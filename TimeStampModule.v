==> flow/design.v <==
module TimeStampModule(
    input   clk,
    input   rst,
        input   p_sig_10MHz_i,
        input   p_sig_pps_i,
        output [3:0]    acqurate_stamp_o,
        output [11:0]   millisecond_stamp_o,
        output [31:0]   second_stamp_o
    );
            reg [11:0]  divider_10khz_r;     
            reg         sig_10KHz_r;         
            reg [3:0]   divider_1khz_r;      
            reg [11:0]  divider_1hz_r;       
            reg [31:0]  second_cnt_r;      
            reg [2:0]   shift_10MHz_r;       
            reg [2:0]   shift_pps_r;         
            wire    rising_edge_sig_10MHz_w;
            wire    rising_edge_sig_pps_w;
            wire    sig_10KHz_w;
            wire    sig_1KHz_w;
            wire    sig_1Hz_w;
            parameter   PERIOD_10KHZ            = 12'd999; 
            parameter   PERIOD_1KHZ             = 4'd9;
            parameter   PERIOD_1HZ              = 12'd999;
            assign acqurate_stamp_o         = divider_1khz_r;
            assign millisecond_stamp_o      = divider_1hz_r;
            assign second_stamp_o           = second_cnt_r;
            assign rising_edge_sig_10MHz_w  = !shift_10MHz_r[2] & shift_10MHz_r[1];
            assign rising_edge_sig_pps_w    = !shift_pps_r[2] & shift_pps_r[1];
            assign sig_10KHz_w  = (divider_10khz_r == PERIOD_10KHZ) & (rising_edge_sig_10MHz_w == 1'b1);
            assign sig_1KHz_w   = (divider_1khz_r == PERIOD_1KHZ) & (sig_10KHz_r == 1'b1);
            assign sig_1Hz_w    = (divider_1hz_r == PERIOD_1HZ) & (sig_10KHz_r == 1'b1);
        always @(posedge clk or negedge rst) begin
            if (!rst) begin
                shift_10MHz_r   <= 3'b000;
                shift_pps_r     <= 3'b000;        
            end
            else begin
                shift_10MHz_r   <= {shift_10MHz_r[1:0], p_sig_10MHz_i};
                shift_pps_r     <= {shift_pps_r[1:0], p_sig_pps_i};
            end
        end
        always @(posedge clk or negedge rst) begin
            if (!rst) begin
                divider_10khz_r   <= 12'd0;
            end
            else if (rising_edge_sig_10MHz_w == 1'b1) begin
                if (divider_10khz_r == PERIOD_10KHZ) begin
                    divider_10khz_r <= 12'd0;
                end
                else begin
                    divider_10khz_r <= divider_10khz_r + 1'b1;
                end
            end
            else if (rising_edge_sig_pps_w == 1'b1) begin
                divider_10khz_r <= 12'd0;
            end
            else begin
                divider_10khz_r <= divider_10khz_r;
            end
        end
        always @(posedge clk or negedge rst) begin
            if (!rst) begin
                sig_10KHz_r <= 1'b0;
            end
            else begin
                sig_10KHz_r <= sig_10KHz_w;
            end
        end
        always @(posedge clk or negedge rst) begin
            if (!rst) begin
                divider_1khz_r    <= 4'd0;                
            end
            else if (sig_10KHz_r == 1'b1) begin
                if (divider_1khz_r == PERIOD_1KHZ) begin
                    divider_1khz_r <= 4'd0;
                end
                else begin
                    divider_1khz_r <= divider_1khz_r + 1'b1;
                end
            end
            else if (rising_edge_sig_pps_w == 1'b1) begin
                divider_1khz_r <= 4'd0;
            end
            else begin
                divider_1khz_r <= divider_1khz_r;
            end
        end
        always @(posedge clk or negedge rst) begin
            if (!rst) begin
                divider_1hz_r <= 12'h000;                
            end
            else if (sig_1KHz_w == 1'b1) begin
                if (divider_1hz_r == PERIOD_1HZ) begin
                    divider_1hz_r <= 12'd0;
                end
                else begin
                    divider_1hz_r <= divider_1hz_r + 1'b1;
                end
            end
            else if (rising_edge_sig_pps_w == 1'b1) begin
                divider_1hz_r <= 12'd0;
            end
            else begin
                divider_1hz_r <= divider_1hz_r;
            end
        end
        always @(posedge clk or negedge rst) begin
            if (!rst) begin
                second_cnt_r <= 32'd0;                
            end
            else if (sig_1Hz_w == 1'b1) begin
                second_cnt_r <= second_cnt_r + 1'b1;
            end
        end
endmodule
From RTL to reports: TimeStampModule
Tool output for the design above, in the order of the flow.
Line numbers count from 1 in the design file above.
Operators: Yosys type, input widths -> output width; for muxes data width and select width s.
Not given: n/a
Set-up
  top module: TimeStampModule
  clock: clk
  cell library: sky130hd
  corner: tt_025C_1v80

Word level
Source: Yosys, flattened and elaborated, memories not mapped. Widths are those after wreduce. Registers that Yosys merges into a memory's read port (data or address) are not register bits. Print and check cells do not count. Equal cells are merged and count once.
Storage and ports
  output and inout bits: 48
  input port bits: 4
  register bits: 67
  cells after elaboration: 32
Operators by class
  equal/unequal tests: 3
  multiplexer cells: 8
  reductions and logical operators: 5
  add/subtract/negate cells: 4
  bitwise logic cells: 5
Operator list (count)
  $mux 12: 5
  $add 32x1->32 const B: 1
  $add 12x1->12 const B: 2
  $eq 12x10->1 const B: 2
  $mux 4: 3
  $reduce_bool 2->1: 3
  $and 1x1->1: 5
  $add 4x1->4 const B: 1
  $eq 4x4->1 const B: 1
  $logic_not 1->1: 2

Longest topological paths
Longest topological path by Yosys (ltp), each cell counted once; first at word level (registers and memories cut), then after technology mapping (sequential cells cut; the memories' decode and read muxes count).
Depth
  word-level depth: 4
  ABC_AREA: 0
  mapped depth: 9
  gate-level depth less buffers: 7

After synthesis
The flow's flattened synthesis, as Yosys stat reports it; memories are mapped. The netlist is that of the ABC_AREA named above (0 if unset); the other value can give another one.
Synthesis totals
  flip-flop cells: 67
  cell area after synthesis: 0.0032193 mm^2
  sequential part of the area: 0.0016766 mm^2
  standard cells after synthesis: 317
  buffer cells: 6
Cells by type
  sky130_fd_sc_hd__dfrtp_1: count 67, area in all 1.68E+03 um^2
  sky130_fd_sc_hd__xor2_1: count 19, area in all 166.41 um^2
  sky130_fd_sc_hd__o21ai_0: count 33, area in all 165.158 um^2
  sky130_fd_sc_hd__nand2_1: count 36, area in all 135.13 um^2
  sky130_fd_sc_hd__xnor2_1: count 12, area in all 105.101 um^2
  sky130_fd_sc_hd__nand3_1: count 17, area in all 85.082 um^2
  sky130_fd_sc_hd__nor2_1: count 22, area in all 82.579 um^2
  sky130_fd_sc_hd__nand4_1: count 13, area in all 81.328 um^2
  sky130_fd_sc_hd__a31oi_1: count 12, area in all 75.072 um^2
  sky130_fd_sc_hd__ha_1: count 6, area in all 75.072 um^2
  sky130_fd_sc_hd__nor3_1: count 10, area in all 50.048 um^2
  sky130_fd_sc_hd__nor3_2: count 5, area in all 50.048 um^2
  sky130_fd_sc_hd__inv_1: count 11, area in all 41.29 um^2
  sky130_fd_sc_hd__nor4_2: count 3, area in all 37.536 um^2
  sky130_fd_sc_hd__or2_2: count 6, area in all 37.536 um^2
  sky130_fd_sc_hd__o31ai_1: count 4, area in all 30.029 um^2
  sky130_fd_sc_hd__a21oi_1: count 5, area in all 25.024 um^2
  sky130_fd_sc_hd__nand4_2: count 2, area in all 25.024 um^2
Not listed: further types 22, cells in them 34.

Path before layout
Path of least setup slack by OpenSTA after synthesis, without wires, with an ideal clock, recovery checks aside; 20% of the period is set as input and as output delay. Where synthesis merged equal registers, the netlist keeps one of their names.
Timing path post-synthesis
  path kind: register -> register
  from: register divider_10khz_r[0]
  to: register divider_10khz_r[1]
  path delay: 2163 ps
  path slack: -23 ps
  launch time at the first pin: 0 ps
  stages: 7
  library setup time: 121 ps
  data required time: 2019 ps
  period: 2140 ps
  buffers on the path: 1
  data arrival time: 2042 ps
  synthesis period reached: 2163 ps
"path delay" is the arrival time less input delay plus setup time.
"stages": output pins that drive a net of the path, with the launching flip-flop's if there is one; two outputs of one cell count as two.
"synthesis period reached" is the clock period less the worst setup slack; recovery checks do not enter. This is arithmetic on one report: input and output delays are still those of the set period (20% each).
The rows between start and end are the longest chain of elaborated cells between them; the timing report does not say that the signal goes this way. Where chains are equally long, one stands for them.
A line is the first line of the expression or statement that the cell stems from. Yosys adds cells for indexed reads and writes and turns some case tables into memories.
At most two assigning lines are given for a register; there are more.
Between the ends, post-synthesis
  cells stage by stage: sky130_fd_sc_hd__dfrtp_1 -> sky130_fd_sc_hd__ha_1 -> sky130_fd_sc_hd__or4b_1 -> sky130_fd_sc_hd__or4_1 -> sky130_fd_sc_hd__and2_1 -> sky130_fd_sc_hd__buf_2 -> sky130_fd_sc_hd__a22o_1
  length of the longest elaborated chain: 3
  elaborated cells on any way between the ends: 4
  those cells by class: add/sub (1); eq/ne (1); mux (2)
RTL lines, path post-synthesis
  from (decl): RTL line 10  | reg [11:0]  divider_10khz_r;
  from (assign): RTL line 52  | divider_10khz_r <= divider_10khz_r + 1'b1;
  from (assign): RTL line 59  | divider_10khz_r <= divider_10khz_r;
  $add 12x1->12: RTL line 52
  $mux 12: RTL line 48  | if (divider_10khz_r == PERIOD_10KHZ) begin
  $mux 12: RTL line 47  | else if (rising_edge_sig_10MHz_w == 1'b1) begin
  to (assign): RTL line 52
  to (assign): RTL line 59
  to (decl): RTL line 10

Path in the finished layout
Path of least setup slack in the final report of job 1 (OpenROAD, finished layout, wires in). Where an end is a register, its clock arrival counts in the times.
The report prints the path's times to 10 ps; the period is as set.
Timing path after layout
  path kind: register -> register
  from: register divider_1hz_r[4]
  to: register second_cnt_r[13]
  data required time: 2130 ps
  library setup time: 70 ps
  period: 1870 ps
  stages: 7
  path slack: -210 ps
  data arrival time: 2350 ps
  launch time at the first pin: 330 ps
  buffers on the path: 1
The rows between start and end are the longest chain of elaborated cells between them; the timing report does not say that the signal goes this way. Where chains are equally long, one stands for them.
At most two assigning lines are given for a register; there are more.
Between the ends, after layout
  cells stage by stage: sky130_fd_sc_hd__dfrtp_2 -> sky130_fd_sc_hd__or4_4 -> sky130_fd_sc_hd__nor4_4 -> sky130_fd_sc_hd__nand4_4 -> sky130_fd_sc_hd__buf_4 -> sky130_fd_sc_hd__nor4_4 -> sky130_fd_sc_hd__xor2_1
  length of the longest elaborated chain: 2
  elaborated cells on any way between the ends: 2
  those cells by class: eq/ne (1); logic (1)
RTL lines, path after layout
  from (decl): RTL line 13  | reg [11:0]  divider_1hz_r;
  from (assign): RTL line 98  | divider_1hz_r <= divider_1hz_r + 1'b1;
  from (assign): RTL line 105  | divider_1hz_r <= divider_1hz_r;
  $eq 12x10->1: RTL line 32  | assign sig_1Hz_w    = (divider_1hz_r == PERIOD_1HZ) & (sig_10KHz_r == 1'b1);
  $and 1x1->1: RTL line 32
  to (assign): RTL line 110  | second_cnt_r <= 32'd0;
  to (assign): RTL line 113  | second_cnt_r <= second_cnt_r + 1'b1;
  to (decl): RTL line 14  | reg [31:0]  second_cnt_r;

==> runs of TimeStampModule <==
Below are 2 stored runs of the flow (Yosys, OpenROAD; platform sky130hd) on TimeStampModule, each with its settings and what was measured, unordered. Constraints: input delay and output delay 20% of the set period each, output load 0.01 pF.
"period reached": clock period set for the run, less the worst setup slack. It is reckoned from that one timing run; input and output delays stay at 20% of the period that was set.
"worst path time" means the part of the period allowed to the worst setup path (the constraints hold back 20% at inputs and 20% at outputs) less its slack; where the path has registers, the arrival times of their clocks count too.
"total power after layout" is the tool's figure for a default switching activity; nothing was simulated.
"worst path time" is known to 10 ps.

==> job 1: settings <==
{ "period_ns": 1.87, "CORE_UTILIZATION": 20, "PLACE_DENSITY": 0.77, "CORE_MARGIN": 9, "GPL_ROUTABILITY_DRIVEN": 0, "MIN_ROUTING_LAYER": "met1", "CAP_MARGIN": 20, "SLEW_MARGIN": 20 }
==> job 1: results <==
die outline area: 0.0209873 mm^2
utilization: 32.6 %
setup TNS: -4,186 ps
smallest setup slack: -214 ps
period reached: 2,084 ps
total power after layout: 3,354 µW
worst path time: 2,080 ps
critical path kind: register -> register
standard-cell area after layout: 0.0050549 mm^2
synthesized cell area: 0.0032193 mm^2

==> job 2: settings <==
{ "period_ns": 2.61, "CORE_UTILIZATION": 48, "CAP_MARGIN": 20, "CORE_MARGIN": 2, "SLEW_MARGIN": 20 }
==> job 2: results <==
die outline area: 0.0073779 mm^2
utilization: 62.8 %
setup TNS: 0 ps
smallest setup slack: 293 ps
period reached: 2,317 ps
total power after layout: 1,977 µW
worst path time: 2,320 ps
critical path kind: register -> register
standard-cell area after layout: 0.0040314 mm^2
synthesized cell area: 0.0032193 mm^2
